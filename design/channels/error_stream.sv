==> flow/design.v <==
localparam STAGE_WIDTH = 4;
localparam [STAGE_WIDTH-1:0]
    STAGE_IDLE = 0,
    STAGE_MEASUREMENT_LOADING = 1,
    STAGE_GROW = 2,
    STAGE_MERGE = 3,
    STAGE_PEELING = 4,
    STAGE_RESULT_VALID = 5,
    STAGE_PARAMETERS_LOADING = 6,
    STAGE_MEASUREMENT_PREPARING = 7,
    STAGE_ERASURE_LOADING = 8;
localparam [7:0]
    START_DECODING_MSG = 8'h01,
    MEASUREMENT_DATA_HEADER = 8'h02;
module error_stream(
    clk,
    reset,
    s0_initial,
    s1_initial,
    update_errors,
    update_valid,
    error_stream
);
parameter MEASUREMENT_ROUNDS = 5;
localparam BIT_WIDTH = 64;
input clk;
input reset;
input update_errors;
output update_valid;
output reg [MEASUREMENT_ROUNDS - 1 : 0]  error_stream;
input [BIT_WIDTH - 1 : 0] s0_initial;
input [BIT_WIDTH - 1 : 0] s1_initial;
reg [31:0] counter;
reg result_valid;
reg [BIT_WIDTH - 1 : 0] r;
reg next_u64;
reg [1:0] state;
rand_gen_stage rg(
    .s0_initial(s0_initial),
    .s1_initial(s1_initial),
    .s0_new(),
    .s1_new(),
    .r(r),
    .next_u64(next_u64),
    .valid(result_valid),
    .clk(clk),
    .reset(reset)
);
always@(posedge clk) begin
    if(reset) begin
        state <= 2'b0;
        counter <= 0;
    end else begin
        case(state)
            2'b00: begin  
                state <= 2'b1;
                counter <= 0;
            end
            2'b01: begin  
                state <= 2'b10;
                counter <= 0;
            end
            2'b10: begin
                if(result_valid) begin
                    counter <= counter + 1;
                end
                if(counter == MEASUREMENT_ROUNDS - 1) begin
                    state <= 2'b11;
                end
            end
            2'b11: begin
                if(update_errors) begin
                    state <= 2'b1;
                end
            end
        endcase
    end
end
assign update_valid = state == 2'b11 ? 1 : 0;
always@(*) begin
    if(state == 2'b1) begin
        next_u64 = 1'b1;
    end else if(state == 2'b10) begin
        next_u64 = result_valid;
    end else begin
        next_u64 = 0;
    end
end
always@(posedge clk) begin
    if(result_valid) begin
        error_stream[counter] <= (r[63:54] == 10'd0) ? 1 : 0;  
    end
end
endmodule
module rand_gen_stage(
    s0_initial,
    s1_initial,
    s0_new,
    s1_new,
    r,
    next_u64,
    valid,
    clk,
    reset
);
localparam BIT_WIDTH = 64;
input [BIT_WIDTH - 1 : 0] s0_initial;
input [BIT_WIDTH - 1 : 0] s1_initial;
output [BIT_WIDTH - 1 : 0] s0_new;
output [BIT_WIDTH - 1 : 0] s1_new;
output [BIT_WIDTH - 1 : 0] r;
input next_u64;
output valid;
input clk;
input reset;
reg [BIT_WIDTH - 1 : 0] r1;
reg [BIT_WIDTH - 1 : 0] r2;
reg [BIT_WIDTH - 1 : 0] r3;
reg [BIT_WIDTH - 1 : 0] s1_1;
reg [BIT_WIDTH - 1 : 0] s1_2;
reg [BIT_WIDTH - 1 : 0] s0_1;
reg [BIT_WIDTH - 1 : 0] s0_2;
reg [BIT_WIDTH - 1 : 0] s0;
reg [BIT_WIDTH - 1 : 0] s1;
reg next_u64_d1;
reg next_u64_d2;
reg next_u64_d3;
reg next_u64_d4;
always @(posedge clk) begin
    if(reset) begin
        s0 <= s0_initial;
        s1 <= s1_initial;
        next_u64_d1 <= 0;
    end else begin
        if(next_u64) begin
            s0 <= s0_2;
            s1 <= s1_2;
        end
        next_u64_d1 <= next_u64; 
    end
end
always@(posedge clk) begin
    r1 <= s0*5;
    r2 [BIT_WIDTH - 1 : 7] <= r1[BIT_WIDTH - 1 -7 : 0];
    r2 [6 : 0] <= r1[BIT_WIDTH - 1 : BIT_WIDTH - 1 - 6];
    r3 <= r2*9;
    next_u64_d2 <= next_u64_d1;
    next_u64_d3 <= next_u64_d2;
    next_u64_d4 <= next_u64_d3;
    s1_1 <= s0^s1;
    s0_1 [BIT_WIDTH - 1 : 24] <= s0[BIT_WIDTH - 1 - 24 : 0];
    s0_1 [24-1 : 0] <= s0[BIT_WIDTH - 1 : BIT_WIDTH - 24];
    s0_2 <= s0_1^s1_1^(s1_1 << 16);
    s1_2 [BIT_WIDTH - 1 : 37] <= s1_1[BIT_WIDTH - 1 - 37 : 0];
    s1_2 [37-1 : 0] <= s1_1[BIT_WIDTH - 1 : BIT_WIDTH - 37];
end
assign r = r3;
assign s0_new = s0_2;
assign s1_new = s1_2;
assign valid = next_u64_d4;
endmodule
======== Reports on error_stream ========
What the tools print for error_stream, step after step.
Lines are those of the file above, counted from 1.
Operators carry their Yosys type and port widths (W data, S select, Z words).
Cell names lack the library's common part.
A cell with -- has no value.
design
  top module .............................. error_stream
  clock ................................... clk
  standard-cell library ................... sky130hd
  library corner .......................... tt_025C_1v80

======== Word level ========
Counts by Yosys on the flattened word-level netlist (proc, flatten, opt, wreduce; memories kept). Register bits leave out memories and registers merged into their read ports (data or address). Print and check cells are left out. Cells with the same type and inputs are merged into one.
word-level totals
  output and inout bits ................... 6
  bits of input ports ..................... 131
  word-level cells ........................ 56
  register bits ........................... 619
cells by class
  muxes and demuxes ....................... 13
  multipliers ............................. 2
  equality and inequality tests ........... 7
  bitwise logic cells ..................... 6
  $add $sub $neg .......................... 2
  reduce/logical cells .................... 8
  shifts and indexed selects .............. 2
operator list
  kind                      count
  $mul A64 B4 Y64 const B   1
  $mux W64                  4
  $mul A64 B3 Y64 const B   1
  $xor A64 B64 Y64          3
  $pmux W32 S2              1
  $shift A1 B33 Y5          1
  $shift A1 B33 Y5 const A  1
  $neg A32 Y33              1
  $add A32 B1 Y32 const B   1
  $eq A32 B3 Y1 const B     1
  $mux W32                  1
  $logic_not A10 Y1         1
  $pmux W2 S4               1
  $and A5 B5 Y5             1
  $or A5 B5 Y5              1
  $not A5 Y5                1
  $eq A2 B2 Y1 const B      2
  $ne A2 B2 Y1 const B      2
  $reduce_bool A2 Y1        2
  $reduce_bool A4 Y1        1
  $mux W2                   2
  $mux W1                   4
  $reduce_and A3 Y1         1
  $eq A2 B1 Y1 const B      1
  $ne A2 B1 Y1 const B      1
  $logic_not A2 Y1          1
  $reduce_and A2 Y1         1
  $reduce_or A2 Y1          1

======== Longest topological paths ========
Yosys ltp: most cells in a row. Word level: on the elaborated netlist, between registers, memories and ports. Mapped: between sequential cells and ports; inverters and the memories' decode and read muxes count.
depth
  depth in word-level cells ............... 5
  ABC_AREA ................................ 0
  gate-level depth with buffers ........... 14
  depth with buffers taken out ............ 13

======== Synthesis result ========
Source: synth_stat.txt of the flow (Yosys; design flattened, memories mapped). It holds for the ABC_AREA given above (unset counts as 0); a run with the other value may have another netlist.
Totals and module areas in this step are rounded.
synthesis totals
  mapped area ............................. 24300 sq um
  mapped flip-flops ....................... 565
  buffers ................................. 58
  mapped cells ............................ 2077
  sequential part of the area ............. 12600 sq um
cell types
  type      count  area in all (sq um)
  dfxtp_1   432    8.65E+03
  edfxtp_1  133    3993.83
  ha_1      240    3002.88
  mux2_2    128    1.44E+03
  xnor2_1   149    1.31E+03
  xor2_1    120    1.05E+03
  a21oi_1   125    625.6
  nor2_1    110    412.896
  o21ai_0   70     350.336
  a21o_1    46     345.331
  nand2_1   78     292.781
  nand3_1   45     225.216
  clkbuf_1  50     187.68
  nand4_1   30     187.68
  nor3_1    32     160.154
  inv_1     38     142.637
  a211oi_1  17     127.622
  a31oi_1   19     118.864
Not listed: further types 57, cells in them 215.
By module: a second synthesis without flattening, with its own total; a netlist apart from the flattened one above.
unflattened totals
  cells (unflattened synthesis) ........... 2392
  area (unflattened synthesis) ............ 27000 sq um
Each row is one instance without its submodules.
by module
  module          times used  seq. area (sq um)  cells  area (sq um)
  rand_gen_stage  1           12900              1973   24000
  error_stream    1           871                419    3080

======== Timing after synthesis ========
Source: OpenSTA report_checks on the synthesized netlist (no wires, ideal clock, input and output delay 20% of the period each), path of least setup slack; recovery checks are left aside. Register names are those of the netlist, which keeps one name where synthesis merged equal registers.
path post-synthesis
  path kind ............................... input to register
  start point ............................. input reset
  end point ............................... register rg.s0[0]
  delay of the path ....................... 3809 ps
  path slack .............................. 2607 ps
  clock period ............................ 8020 ps
  setup time .............................. 494 ps
  path buffers ............................ 2
  data required time ...................... 7526 ps
  arrival ................................. 4919 ps
  driving pins on the path ................ 3
  input delay ............................. 1604 ps
  time at the first pin ................... 1604 ps
  synthesis period reached ................ 5413 ps
"delay of the path" is the arrival time less input delay plus setup time.
"driving pins on the path": output pins that drive a net of the path, with the launching flip-flop's if there is one; two outputs of one cell count as two.
"synthesis period reached" = period - worst setup slack (recovery checks aside). The figure is calculated, with input and output delays left at 20% of the set period.
The rows between start and end are the longest chain of elaborated cells between them; the timing report does not say that the signal goes this way. Where chains are equally long, one stands for them.
A line is the first line of the expression or statement that the cell stems from. Yosys adds cells for indexed reads and writes and turns some case tables into memories.
The path ends at the enable pin of a flip-flop; only ways to that pin are counted.
on the way, post-synthesis
  cells stage by stage .................... clkbuf_1 > buf_1 > or3_1
  cells in the longest elaborated chain ... 1
  elaborated cells between the ends (all ways) .. 1
  RTL lines with such cells ............... 0
  classes of those cells .................. 1 x reduce/logical
ends and longest elaborated chain, post-synthesis
  what                RTL line  source
  start: declaration  27        input reset;
  $reduce_bool A2 Y1  --
  end: assignment     131       s0 <= s0_initial;
  end: assignment     136       s0 <= s0_2;
  end: declaration    123       reg [BIT_WIDTH - 1 : 0] s0;

======== Path in the finished layout ========
Path of least setup slack in the final report of run 2 (OpenROAD, finished layout, wires in). Where an end is a register, its clock arrival counts in the times.
The path's times are printed in steps of 10 ps; the period is the one set.
path after layout
  path kind ............................... register to register
  start point ............................. register rg.s0[3]
  end point ............................... register rg.r1[63]
  clock period ............................ 9100 ps
  time at the first pin ................... 580 ps
  path slack .............................. 4580 ps
  setup time .............................. 110 ps
  driving pins on the path ................ 14
  arrival ................................. 4990 ps
  data required time ...................... 9560 ps
  path buffers ............................ 0
The rows between start and end are the longest chain of elaborated cells between them; the timing report does not say that the signal goes this way. Where chains are equally long, one stands for them.
on the way, after layout
  cells stage by stage .................... edfxtp_1 > ha_1 > ha_1 > fa_1 > a21o_1 > a21oi_1 > o21ai_0 > a311o_1 > a41o_1 > nor4_1 > o311ai_0 > a41o_1 > a21oi_1 > xnor2_1
  cells in the longest elaborated chain ... 1
  elaborated cells between the ends (all ways) .. 1
  RTL lines with such cells ............... 1
  classes of those cells .................. 1 x mul
ends and longest elaborated chain, after layout
  what                RTL line  source
  start: declaration  123       reg [BIT_WIDTH - 1 : 0] s0;
  start: assignment   131       s0 <= s0_initial;
  start: assignment   136       s0 <= s0_2;
  $mul A64 B3 Y64     143       r1 <= s0*5;
  end: assignment     143
  end: declaration    116       reg [BIT_WIDTH - 1 : 0] r1;

Lab notebook: error_stream

Measured results for error_stream: 2 stored runs of the Yosys and OpenROAD flow on sky130hd. The settings differ; the order carries no meaning. The constraints put input and output delay at 20% of the set period each and load the outputs with 0.01 pF.
"period reached": clock period set for the run, less the worst setup slack. It is reckoned from that one timing run; input and output delays stay at 20% of the period that was set.
By "time of the worst setup path" is meant the share of the clock period that the worst setup path is allowed (20% is reserved at inputs, 20% at outputs), minus its slack. Clock arrival times at its registers enter into it.
By "total power after layout" is meant OpenSTA's value without simulated activity: inputs other than the clock are taken to toggle once in ten clock periods, and the tool carries that through the logic.
"time of the worst setup path" is known to 10 ps.
Values from the reports are rounded here.

======== run 1 ========
==> flow/run.sh <==
#!/bin/bash
# the make line also repeats the synthesis and layout settings of config.mk as NAME=value (left out here)
make -C /OpenROAD-flow-scripts/flow DESIGN_CONFIG=/design/flow/config.mk WORK_HOME=/design/flow/orfs CLKGATE_MAP_FILE= finish
==> flow/config.mk <==
export PLATFORM = sky130hd
export DESIGN_NAME = error_stream
export DESIGN_NICKNAME = error_stream
export VERILOG_FILES = /design/flow/design.v
export SDC_FILE = /design/flow/constraint.sdc
export NUM_CORES = 4
export LEC_CHECK = 0
export CAP_MARGIN = 20
export CELL_PAD_IN_SITES_GLOBAL_PLACEMENT = 3
export CORE_MARGIN = 2
export CORE_UTILIZATION = 55
export CTS_CLUSTER_SIZE = 98
export HOLD_SLACK_MARGIN = -0.08
export PLACE_DENSITY_LB_ADDON = 0.19
export SLEW_MARGIN = 30
==> flow/constraint.sdc <==
create_clock -name core_clock -period 3.8 [get_ports {clk}]
set_input_delay 0.7600 -clock core_clock [delete_from_list [all_inputs] [get_ports {clk}]]
set_output_delay 0.7600 -clock core_clock [all_outputs]
set_load 0.01 [all_outputs]

-------- run 1 --------
  incomplete, placement halted on FLW-0024

======== run 2 ========
==> flow/run.sh <==
#!/bin/bash
# the make line also repeats the synthesis and layout settings of config.mk as NAME=value (left out here)
make -C /OpenROAD-flow-scripts/flow DESIGN_CONFIG=/design/flow/config.mk WORK_HOME=/design/flow/orfs CLKGATE_MAP_FILE= finish
==> flow/config.mk <==
export PLATFORM = sky130hd
export DESIGN_NAME = error_stream
export DESIGN_NICKNAME = error_stream
export VERILOG_FILES = /design/flow/design.v
export SDC_FILE = /design/flow/constraint.sdc
export NUM_CORES = 4
export LEC_CHECK = 0
export ABC_AREA = 0
export CAP_MARGIN = 20
export CORE_ASPECT_RATIO = 0.83
export CORE_MARGIN = 2
export CORE_UTILIZATION = 66
export CTS_CLUSTER_DIAMETER = 58
export GPL_TIMING_DRIVEN = 0
export MIN_ROUTING_LAYER = met1
export SETUP_SLACK_MARGIN = -0.87
export SLEW_MARGIN = 20
==> flow/constraint.sdc <==
create_clock -name core_clock -period 9.1 [get_ports {clk}]
set_input_delay 1.8200 -clock core_clock [delete_from_list [all_inputs] [get_ports {clk}]]
set_output_delay 1.8200 -clock core_clock [all_outputs]
set_load 0.01 [all_outputs]

-------- measured, run 2 --------
  area of the standard cells in the finished layout .. 28200 sq um
  time of the worst setup path ............ 4520 ps
  critical path type ...................... register to register
  die size ................................ 38400 sq um
  period reached .......................... 4522 ps
  chip area in the Yosys report ........... 24300 sq um
  worst hold slack ........................ 322 ps
  utilization after routing ............... 0.769
  setup slack of the critical path ........ 4580 ps
  post-route setup TNS .................... 0 ps
  total power after layout ................ 10700 uW
